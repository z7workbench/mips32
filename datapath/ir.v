==> flow/design.v <==
module ir(clk, clr, IRWr, ins, rs, rt, rd, shamt, imm16, imm26, decdOp);
    input   [31:0] ins;
    input   clk, clr, IRWr;
    output  [25:0] imm26;
    output  [15:0] imm16;
    output  [4:0] rs, rt, rd, shamt;
    output  [6:0] decdOp;
    reg     [31:0] ireg;
    always @(posedge clk) begin
        if(IRWr)
            ireg <= ins;
    end
    assign  decdOp = (ireg[31:26] == 6'd0) ? {ireg[5:0], 1'b1} : {ireg[31:26], 1'b0};
    assign  rs = ireg[25:21];
    assign  rt = ireg[20:16];
    assign  rd = ireg[15:11];
    assign  shamt = ireg[10:6];
    assign  imm16 = ireg[15:0];
    assign  imm26 = ireg[25:0];
endmodule  
# Tool chain data of ir
# The steps from the RTL of ir to its reports follow in flow order.
# Lines are those of the file above, counted from 1.
# Library cell names are shortened.
# Not given: n/a
dict set report setup {
  design {ir}
  clock {clk}
  library {sky130hd}
  lib_corner {tt_025C_1v80}
}

# Word-level counts
# Source: Yosys, flattened and elaborated, memories not mapped. Widths are those after wreduce; folded enables and synchronous resets count as part of the registers. Registers that Yosys merges into a memory's read port (data or address) are not register bits. Print and check cells do not count. Equal cells are merged and count once.
dict set report classes {
  muxes 1
  cmp 0
  div 0
  n_eq 0
  mul 0
  logic 0
  shifts 0
  add_sub_neg 0
  reduce_logical 1
}
# op count
set ops {}
lappend ops {{two-way mux 7 bit} 1}
lappend ops {{logical NOT 6 bit} 1}
dict set report word_totals {
  regBits 32
  mem_count 0
  clocked_rd_ports_x_width 0
  output_inout_bits 69
  mem_bits_ro 0
  latch_bits 0
  ramBits 0
}

# Depth
# Yosys ltp: most cells in a row. Word level: on the elaborated netlist, between registers, memories and ports. Mapped: between sequential cells and ports; inverters and the memories' decode and read muxes count.
dict set report logic_depth {
  word_depth 2
  ABC_AREA 0
  depth_mapped 2
  ltp_nobuf 2
}

# After synthesis
# The flow's flattened synthesis, as Yosys stat reports it; memories are mapped. The netlist is that of the ABC_AREA named above (0 if unset); the other value can give another one.
# The area totals of this step are shown rounded.
# cell_type count area_total_um2
set types {}
lappend types {edfxtp_1 32 960.922}
lappend types {buf_4 62 465.446}
lappend types {a31o_1 6 52.55}
lappend types {nor4_4 1 21.27}
lappend types {inv_1 2 7.507}
lappend types {and2_1 1 6.256}
lappend types {nor2_1 1 3.754}
dict set report synth_totals {
  cells 105
  mapped_area_um2 1520
  buffers 62
  seqArea_um2 961
  ff_cells 32
}

# Path before layout
# Source: OpenSTA report_checks on the synthesized netlist (no wires, ideal clock, input and output delay 20% of the period each), path of least setup slack; recovery checks are left aside. Register names are those of the netlist, which keeps one name where synthesis merged equal registers.
dict set report synth_timing {
  path_kind {register to output}
  startpoint {register ireg[31]}
  endpoint {output decdOp[3]}
  out_delay_ns 0.264
  launch_ns 0.000
  delay_ns 1.036
  driving_pins 3
  path_buffers 0
  setup_slack_ns 0.020
  arrival_time_ns 1.036
  required_ns 1.056
  clock_period_ns 1.32
  synth_period_reached_ns 1.3
}
# "delay_ns" = arrival - input delay + setup time.
# At an output port there is no setup time.
# "driving_pins": output pins that drive a net of the path, with the launching flip-flop's if there is one; two outputs of one cell count as two.
# "synth_period_reached_ns" is the clock period less the worst setup slack; recovery checks do not enter. This is arithmetic on one report: input and output delays are still those of the set period (20% each).
# Between the ends stands the longest chain of elaborated cells between them, by number of cells; it is not shown to be the way that was timed. Of several equally long chains one is given.
# A line is the first line of the expression or statement that the cell stems from. Yosys adds cells for indexed reads and writes and turns some case tables into memories.
dict set report synth_via {
  cell_sequence {edfxtp_1 > nor4_4 > a31o_1}
  elab_chain_len 2
}
# element line
set synth_lines {}
lappend synth_lines {{start, declared} 8} ;# reg     [31:0] ireg;
lappend synth_lines {{start, assigned} 11} ;# ireg <= ins;
lappend synth_lines {{logical NOT 6 bit} 13} ;# assign  decdOp = (ireg[31:26] == 6'd0) ? {ireg[5:0], 1'b1} : {ireg[31:26], 1'b0};
lappend synth_lines {{two-way mux 7 bit} 13}
lappend synth_lines {{end, declared} 7} ;# output  [6:0] decdOp;

# Timing after layout
# From the final timing report of stored run 1: the path of least setup slack in the routed layout; clock arrival at registers is part of the times.
dict set report layout_timing {
  path_kind {register to output}
  startpoint {register ireg[31]}
  endpoint {output decdOp[2]}
  driving_pins 6
  arrival_time_ns 1.56
  clock_period_ns 2.38
  required_ns 1.90
  out_delay_ns 0.48
  launch_ns 0.27
  setup_slack_ns 0.34
  path_buffers 3
}
# Between the ends stands the longest chain of elaborated cells between them, by number of cells; it is not shown to be the way that was timed. Of several equally long chains one is given.
dict set report layout_via {
  cell_sequence {edfxtp_1 > nor4_4 > buf_4 > buf_4 > a31o_1 > dlymetal6s2s_1}
  elab_chain_len 2
}
# element line
set layout_lines {}
lappend layout_lines {{start, declared} 8} ;# reg     [31:0] ireg;
lappend layout_lines {{start, assigned} 11} ;# ireg <= ins;
lappend layout_lines {{logical NOT 6 bit} 13} ;# assign  decdOp = (ireg[31:26] == 6'd0) ? {ireg[5:0], 1'b1} : {ireg[31:26], 1'b0};
lappend layout_lines {{two-way mux 7 bit} 13}
lappend layout_lines {{end, declared} 7} ;# output  [6:0] decdOp;

Lab notebook: ir

Record of 2 stored runs of the RTL-to-layout flow on ir, platform sky130hd. The runs are unordered. Constraints: input delay and output delay 20% of the set period each, output load 0.01 pF.
By "timing.achieved_period_ns" is meant the clock period of the run minus its worst setup slack. This is arithmetic on one report: input and output delays are still those of the set period (20% each).
By "critical_path_time_ns" is meant the share of the clock period that the worst setup path is allowed (20% is reserved at inputs, 20% at outputs), minus its slack. Clock arrival times at its registers enter into it.
"totalPower_w" rests on the timing tool's default activity at the inputs, not on a simulated workload.
The results are shown rounded.

[flow] stored run 1: files
==> flow/run.sh <==
#!/bin/bash
# the make line also repeats the synthesis and layout settings of config.mk as NAME=value (left out here)
make -C /OpenROAD-flow-scripts/flow DESIGN_CONFIG=/design/flow/config.mk WORK_HOME=/design/flow/orfs CLKGATE_MAP_FILE= finish
==> flow/config.mk <==
export PLATFORM = sky130hd
export DESIGN_NAME = ir
export DESIGN_NICKNAME = ir
export VERILOG_FILES = /design/flow/design.v
export SDC_FILE = /design/flow/constraint.sdc
export NUM_CORES = 4
export LEC_CHECK = 0
export CAP_MARGIN = 20
export CORE_MARGIN = 2
export CORE_UTILIZATION = 40
export SLEW_MARGIN = 20
==> flow/constraint.sdc <==
create_clock -name core_clock -period 2.38 [get_ports {clk}]
set_input_delay 0.4760 -clock core_clock [delete_from_list [all_inputs] [get_ports {clk}]]
set_output_delay 0.4760 -clock core_clock [all_outputs]
set_load 0.01 [all_outputs]

[flow] stored run 1: metrics
[metrics] final_die_area_um2 = 4300
[metrics] finish.utilization_pct = 62.4
[metrics] totalPower_w = 0.00139
[metrics] timing.achieved_period_ns = 2.035
[metrics] fin_ws_ns = 0.345
[metrics] critical_path_time_ns = 1.56
[metrics] worst_path_kind = register to output
[metrics] final_stdcell_area_um2 = 2290
[metrics] ys_area_um2 = 1520
[metrics] final_setup_tns_ns = 0.000
[metrics] fin_hold_ws_ns = 0.749

[flow] stored run 2: files
==> flow/run.sh <==
#!/bin/bash
# the make line also repeats the synthesis and layout settings of config.mk as NAME=value (left out here)
make -C /OpenROAD-flow-scripts/flow DESIGN_CONFIG=/design/flow/config.mk WORK_HOME=/design/flow/orfs CLKGATE_MAP_FILE= finish
==> flow/config.mk <==
export PLATFORM = sky130hd
export DESIGN_NAME = ir
export DESIGN_NICKNAME = ir
export VERILOG_FILES = /design/flow/design.v
export SDC_FILE = /design/flow/constraint.sdc
export NUM_CORES = 4
export LEC_CHECK = 0
export CAP_MARGIN = 20
export CORE_ASPECT_RATIO = 0.78
export CORE_MARGIN = 2
export CORE_UTILIZATION = 56
export GPL_TIMING_DRIVEN = 0
export MAX_ROUTING_LAYER = met5
export PLACE_DENSITY = 0.53
export SETUP_SLACK_MARGIN = 0.21
export SLEW_MARGIN = 20
==> flow/constraint.sdc <==
create_clock -name core_clock -period 0.778 [get_ports {clk}]
set_input_delay 0.1556 -clock core_clock [delete_from_list [all_inputs] [get_ports {clk}]]
set_output_delay 0.1556 -clock core_clock [all_outputs]
set_load 0.01 [all_outputs]

[flow] stored run 2: incomplete, placement halted on DPL-0038
